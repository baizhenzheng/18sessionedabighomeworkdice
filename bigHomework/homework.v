==> flow/design.v <==
module homework(clkin,reset,count,throwa,throwb,scorea1,scorea2,scoreb1,scoreb2,win,suma,sumb);
input clkin,reset;
input[3:0] count;
input throwa,throwb;
output[3:0] scorea1,scorea2,scoreb1,scoreb2;
reg[3:0] scorea1,scorea2,scoreb1,scoreb2;
output[2:0] win;
reg[2:0] win;
reg[6:0] state;
output[4:0] suma,sumb;
reg[4:0] suma,sumb;
reg[4:0] regsuma,regsumb;
reg flag;
parameter
	s0=4'b0000, 
    s1=4'b0001,
    s2=4'b0010,
    s3=4'b0011,
    s4=4'b0100,
    s5=4'b0101,
    s6=4'b0110;
always@(posedge clkin)
 begin
	if(!reset)
	begin
		win<=0;
		state<=s0;
		flag<=0;
		scorea1<=0;
		scorea2<=0;
		scoreb1<=0;
		scoreb2<=0;
		suma<=0;
		sumb<=0;
	end
	else 
	begin
	case(state)
		s0:if(!throwa)
		begin
		scorea1<=count;
		state<=s1;
		end
		else
		scorea1<=scorea1;
		s1:if(!throwb)
		begin
		scoreb1<=count;
		state<=s2;
		end
		else
		scoreb1<=scoreb1;
		s2:if(!throwa)
		begin
		scorea2<=count;
		state<=s3;
		end
		else
		scorea2<=scorea2;
		s3:if(!throwb)
		begin
		scoreb2<=count;
		state<=s4;
		end
		else
		scoreb2<=scoreb2;
		s4:
		begin
		if(flag==0)
		state<=s5;
		else
		state<=s6;
		end
		s5:
		begin
		suma <= scorea1 + scorea2;
		sumb <= scoreb1 + scoreb2;
		if((suma == 5 || suma == 11) && (sumb == 5 || sumb == 11))
		begin
		win <= 0;
		state<=s0;
		flag<=1;
		end
		else if(suma == 5 || suma == 11)
		win <= 1;
		else if(sumb == 5 || sumb == 11)
		win <= 2;
		else
		begin
		flag <= 1;
		end
		state<=s0;
		end
		s6:
		begin
			regsuma = scorea1 + scorea2;
			regsumb = scoreb1 + scoreb2;
			if((regsuma == suma || (regsumb == 5 || regsumb == 11)) && (regsumb == sumb || (regsuma == 5 || regsuma == 11)))
			begin
			win<=0;
			state<=s0;
			suma = scorea1 + scorea2;
			sumb = scoreb1 + scoreb2;
			end
			else if(regsuma == suma)
			win <= 1;
			else if(regsumb == sumb)
			win <= 2;
			else if(regsuma == 5 || regsuma == 11)
			win <= 2;
			else if(regsumb == 5 || regsumb == 11)
			win <= 1;
			else
			begin
			state<=s0;
			suma = scorea1 + scorea2;
			sumb = scoreb1 + scoreb2;
			end
			end
		default:
		begin
		state<=s0;
		scorea1<=0;
		scorea2<=0;
		scoreb1<=0;
		scoreb2<=0;
		end
		endcase
	end	
end
endmodule
# Reports on homework
# The steps from the RTL of homework to its reports follow in flow order.
# Line numbers count from 1 in the design file above.
# Operators: Yosys type, input widths -> output width; for muxes data width and select width s.
# Cell names lack the library's common part.
setup:
  top: "homework"
  clk_port: "clkin"
  lib: "sky130hd"
  pvt_corner: "tt_025C_1v80"

# Elaborated design
# Source: Yosys, flattened and elaborated, memories not mapped. Widths are those after wreduce. Registers that Yosys merges into a memory's read port (data or address) are not register bits. Print and check cells do not count. Equal cells are merged and count once.
classes:
  add_sub_neg: 2
  equal: 28
  muxes: 41
  logic: 4
  reduce_and_logical: 22
ops:
  columns: ["operator", "count"]
  rows:
  - ["$mux 7", 9]
  - ["$mux 5", 10]
  - ["$pmux 7 s6", 1]
  - ["$pmux 4 s2", 4]
  - ["$reduce_or 6->1", 4]
  - ["$mux 3", 8]
  - ["$eq 7x3->1 const B", 3]
  - ["$eq 5x3->1 const B", 4]
  - ["$eq 5x4->1 const B", 4]
  - ["$pmux 5 s2", 2]
  - ["$eq 7x2->1 const B", 2]
  - ["$ne 2x2->1 const B", 6]
  - ["$ne 3x3->1 const B", 4]
  - ["$add 4x4->5", 2]
  - ["$eq 5x5->1", 2]
  - ["$reduce_and 2->1", 4]
  - ["$reduce_and 8->1", 1]
  - ["$mux 4", 2]
  - ["$eq 7x1->1 const B", 1]
  - ["$logic_not 7->1", 1]
  - ["$logic_or 1x1->1", 6]
  - ["$reduce_and 3->1", 2]
  - ["$ne 6x6->1 const B", 1]
  - ["$pmux 3 s2", 1]
  - ["$reduce_and 5->1", 1]
  - ["$not 1->1", 4]
  - ["$ne 4x4->1 const B", 1]
  - ["$mux 1", 3]
# Not listed: further kinds 3, cells in them 4.
bits:
  ff_bits: 37
  inputBits: 8
  out_inout_bits: 29
  elab_cells: 106

# Depth
# Depth = most cells in a row (Yosys ltp): at word level without a register or memory, in the mapped netlist without a sequential cell, where the memories' decode and read muxes count.
depth:
  depth_word: 9
  ABC_AREA: 1
  ltp_mapped: 17
  mapped_depth_nobuf: 16

# Synthesis result
# Yosys stat after the flow's synthesis: flattened, memories mapped to cells. It holds for the ABC_AREA given above (unset counts as 0); a run with the other value may have another netlist.
# Totals and module areas in this step are rounded.
by_type:
  columns: ["type", "count", "type_area_um2"]
  rows:
  - ["dfxtp_1", 36, 720.691]
  - ["nand2_1", 82, 307.795]
  - ["nand3_1", 47, 235.226]
  - ["inv_1", 39, 146.39]
  - ["a21oi_1", 29, 145.139]
  - ["ha_1", 10, 125.12]
  - ["nor2_1", 27, 101.347]
  - ["fa_1", 2, 40.038]
  - ["nand2_2", 6, 37.536]
  - ["nand4_1", 6, 37.536]
  - ["o21ai_0", 7, 35.034]
  - ["xnor2_1", 3, 26.275]
  - ["buf_6", 2, 22.522]
  - ["nand3_2", 2, 20.019]
  - ["buf_2", 3, 15.014]
  - ["buf_4", 2, 15.014]
  - ["clkbuf_1", 4, 15.014]
  - ["o22ai_1", 2, 12.512]
# Not listed: further types 11, cells in them 13.
mapped:
  mapped_cells: 322
  synth_area_um2: 2137
  seq_area_um2: 720.7
  ff_cells: 36
  buf_cells: 11

# Worst setup path after synthesis
# Source: OpenSTA report_checks on the synthesized netlist (no wires, ideal clock, input and output delay 20% of the period each), path of least setup slack; recovery checks are left aside. Register names are those of the netlist, which keeps one name where synthesis merged equal registers.
synth_path:
  path_type: "reg2reg"
  startpoint: "reg (no name shown)"
  endpoint: "reg suma[0]"
  tclk_ns: 5.33
  setup_time_ns: 0.115
  launch_ns: 0.000
  arrival_ns: 2.078
  required_ns: 5.215
  path_slack_ns: 3.137
  delay_ns: 2.193
  driving_pins: 14
  path_buffers: 1
  synth_period_reached_ns: 2.193
# "delay_ns" is the arrival time less input delay plus setup time.
# "driving_pins": output pins that drive a net of the path, with the launching flip-flop's if there is one; two outputs of one cell count as two.
# "synth_period_reached_ns" = period - worst setup slack (recovery checks aside). The figure is calculated, with input and output delays left at 20% of the set period.
# Between the ends stands the longest chain of elaborated cells between them, by number of cells; it is not shown to be the way that was timed. Of several equally long chains one is given.
# A line is the first line of the expression or statement that the cell stems from. Yosys adds cells for indexed reads and writes and turns some case tables into memories.
# A register here has more assigning lines than the two given.
synth_between:
  cell_sequence: "dfxtp_1 ha_1 fa_1 xnor2_1 nand2_1 nor2_1 nand3_1 nor2_2 nor2_4 nand2_2 nand3_2 buf_6 a21oi_1 nor2_1"
  elab_chain_cells: 8
synth_rtl:
  columns: ["element", "line_no", "source"]
  rows:
  - ["from (decl)", 5, null]
  - ["from (assign)", 41, null]
  - ["from (assign)", 45, null]
  - ["$add 4x4->5", 96, null]
  - ["$eq 5x3->1", 109, "else if(regsuma == 5 || regsuma == 11)"]
  - ["$logic_or 1x1->1", 109, null]
  - ["$mux 5", 109, null]
  - ["$mux 5", 107, "else if(regsumb == sumb)"]
  - ["$mux 5", 105, "else if(regsuma == suma)"]
  - ["$mux 5", 98, "if((regsuma == suma || (regsumb == 5 || regsumb == 11)) && (regsumb == sumb || (regsuma == 5 || regsuma == 11) ..."]
  - ["$pmux 5 s2", 38, "case(state)"]
  - ["to (assign)", 76, null]
  - ["to (assign)", 102, null]
  - ["to (decl)", 10, "output[4:0] suma,sumb;"]

# Timing after layout
# From the final timing report of entry A: the path of least setup slack in the routed layout; clock arrival at registers is part of the times.
layout_path:
  path_type: "reg2reg"
  startpoint: "reg (no name shown)"
  endpoint: "reg suma[1]"
  tclk_ns: 2.01
  setup_time_ns: 0.10
  launch_ns: 0.30
  arrival_ns: 2.55
  required_ns: 2.20
  path_slack_ns: -0.35
  driving_pins: 14
  path_buffers: 1
# Between the ends stands the longest chain of elaborated cells between them, by number of cells; it is not shown to be the way that was timed. Of several equally long chains one is given.
# A register here has more assigning lines than the two given.
layout_between:
  cell_sequence: "dfxtp_2 ha_4 fa_2 xnor2_1 nand2_1 nor2_2 nand3_2 o21ai_1 nand2_1 nand3_2 buf_12 nand3_1 nand2_1 nor2_1"
  elab_chain_cells: 8
layout_rtl:
  columns: ["element", "line_no", "source"]
  rows:
  - ["from (decl)", 5, null]
  - ["from (assign)", 55, null]
  - ["from (assign)", 59, null]
  - ["$add 4x4->5", 96, null]
  - ["$eq 5x3->1", 109, "else if(regsuma == 5 || regsuma == 11)"]
  - ["$logic_or 1x1->1", 109, null]
  - ["$mux 5", 109, null]
  - ["$mux 5", 107, "else if(regsumb == sumb)"]
  - ["$mux 5", 105, "else if(regsuma == suma)"]
  - ["$mux 5", 98, "if((regsuma == suma || (regsumb == 5 || regsumb == 11)) && (regsumb == sumb || (regsuma == 5 || regsuma == 11) ..."]
  - ["$pmux 5 s2", 38, "case(state)"]
  - ["to (assign)", 76, null]
  - ["to (assign)", 102, null]
  - ["to (decl)", 10, "output[4:0] suma,sumb;"]

# homework through Yosys and OpenROAD on sky130hd: 2 stored runs, unordered, with their settings and measured results. The constraints put input and output delay at 20% of the set period each and load the outputs with 0.01 pF.
# "achieved_period_ns": clock period set for the run, less the worst setup slack. It is reckoned from that one timing run; input and output delays stay at 20% of the period that was set.
# "worst_path_ns": the worst setup path's part of the clock period (all of it between registers, 20% less for each end at a port) less its slack. A launch clock that arrives late makes it longer, a capture clock that arrives late makes it shorter.
# "power_uw" rests on the timing tool's default activity at the inputs, not on a simulated workload.
# The results are shown rounded.
runs:
  - name: "entry A"
    settings:
      period_ns: 2.01
      CORE_UTILIZATION: 36
      SETUP_SLACK_MARGIN: 0.09
      CORE_ASPECT_RATIO: 0.7
      CELL_PAD_IN_SITES_DETAIL_PLACEMENT: 1
      ABC_AREA: 1
      GPL_ROUTABILITY_DRIVEN: 0
      CTS_CLUSTER_SIZE: 27
      CAP_MARGIN: 25
      CORE_MARGIN: 2
      SLEW_MARGIN: 20
    results:
      synth_area_um2: 2137
      final_stdcell_area_um2: 3014
      achieved_period_ns: 2.356
      total_negative_slack_ns: -4.212
      dieArea_um2: 6578
      finalUtil_frac: 0.526
      fin_ws_ns: -0.346
      worst_path_ns: 2.36
      path_kind: "reg2reg"
      timing.hold.ws_ns: 0.455
      power_uw: 1590
  - name: "entry B"
    settings:
      period_ns: 1.73
      CORE_UTILIZATION: 20
      SETUP_SLACK_MARGIN: 0.46
      PLACE_DENSITY_LB_ADDON: 0.26
      HOLD_SLACK_MARGIN: 0.09
      CELL_PAD_IN_SITES_DETAIL_PLACEMENT: 1
      TNS_END_PERCENT: 20
      GPL_ROUTABILITY_DRIVEN: 0
      CAP_MARGIN: 35
      MAX_ROUTING_LAYER: "met4"
      CORE_MARGIN: 2
      SLEW_MARGIN: 20
    results:
      achieved_period_ns: 2.512
      worst_path_ns: 2.51
      path_kind: "reg2reg"
      synth_area_um2: 2115
      dieArea_um2: 11410
      fin_ws_ns: -0.782
      power_uw: 2016
      total_negative_slack_ns: -10.13
      timing.hold.ws_ns: 0.451
      finalUtil_frac: 0.342
      final_stdcell_area_um2: 3520
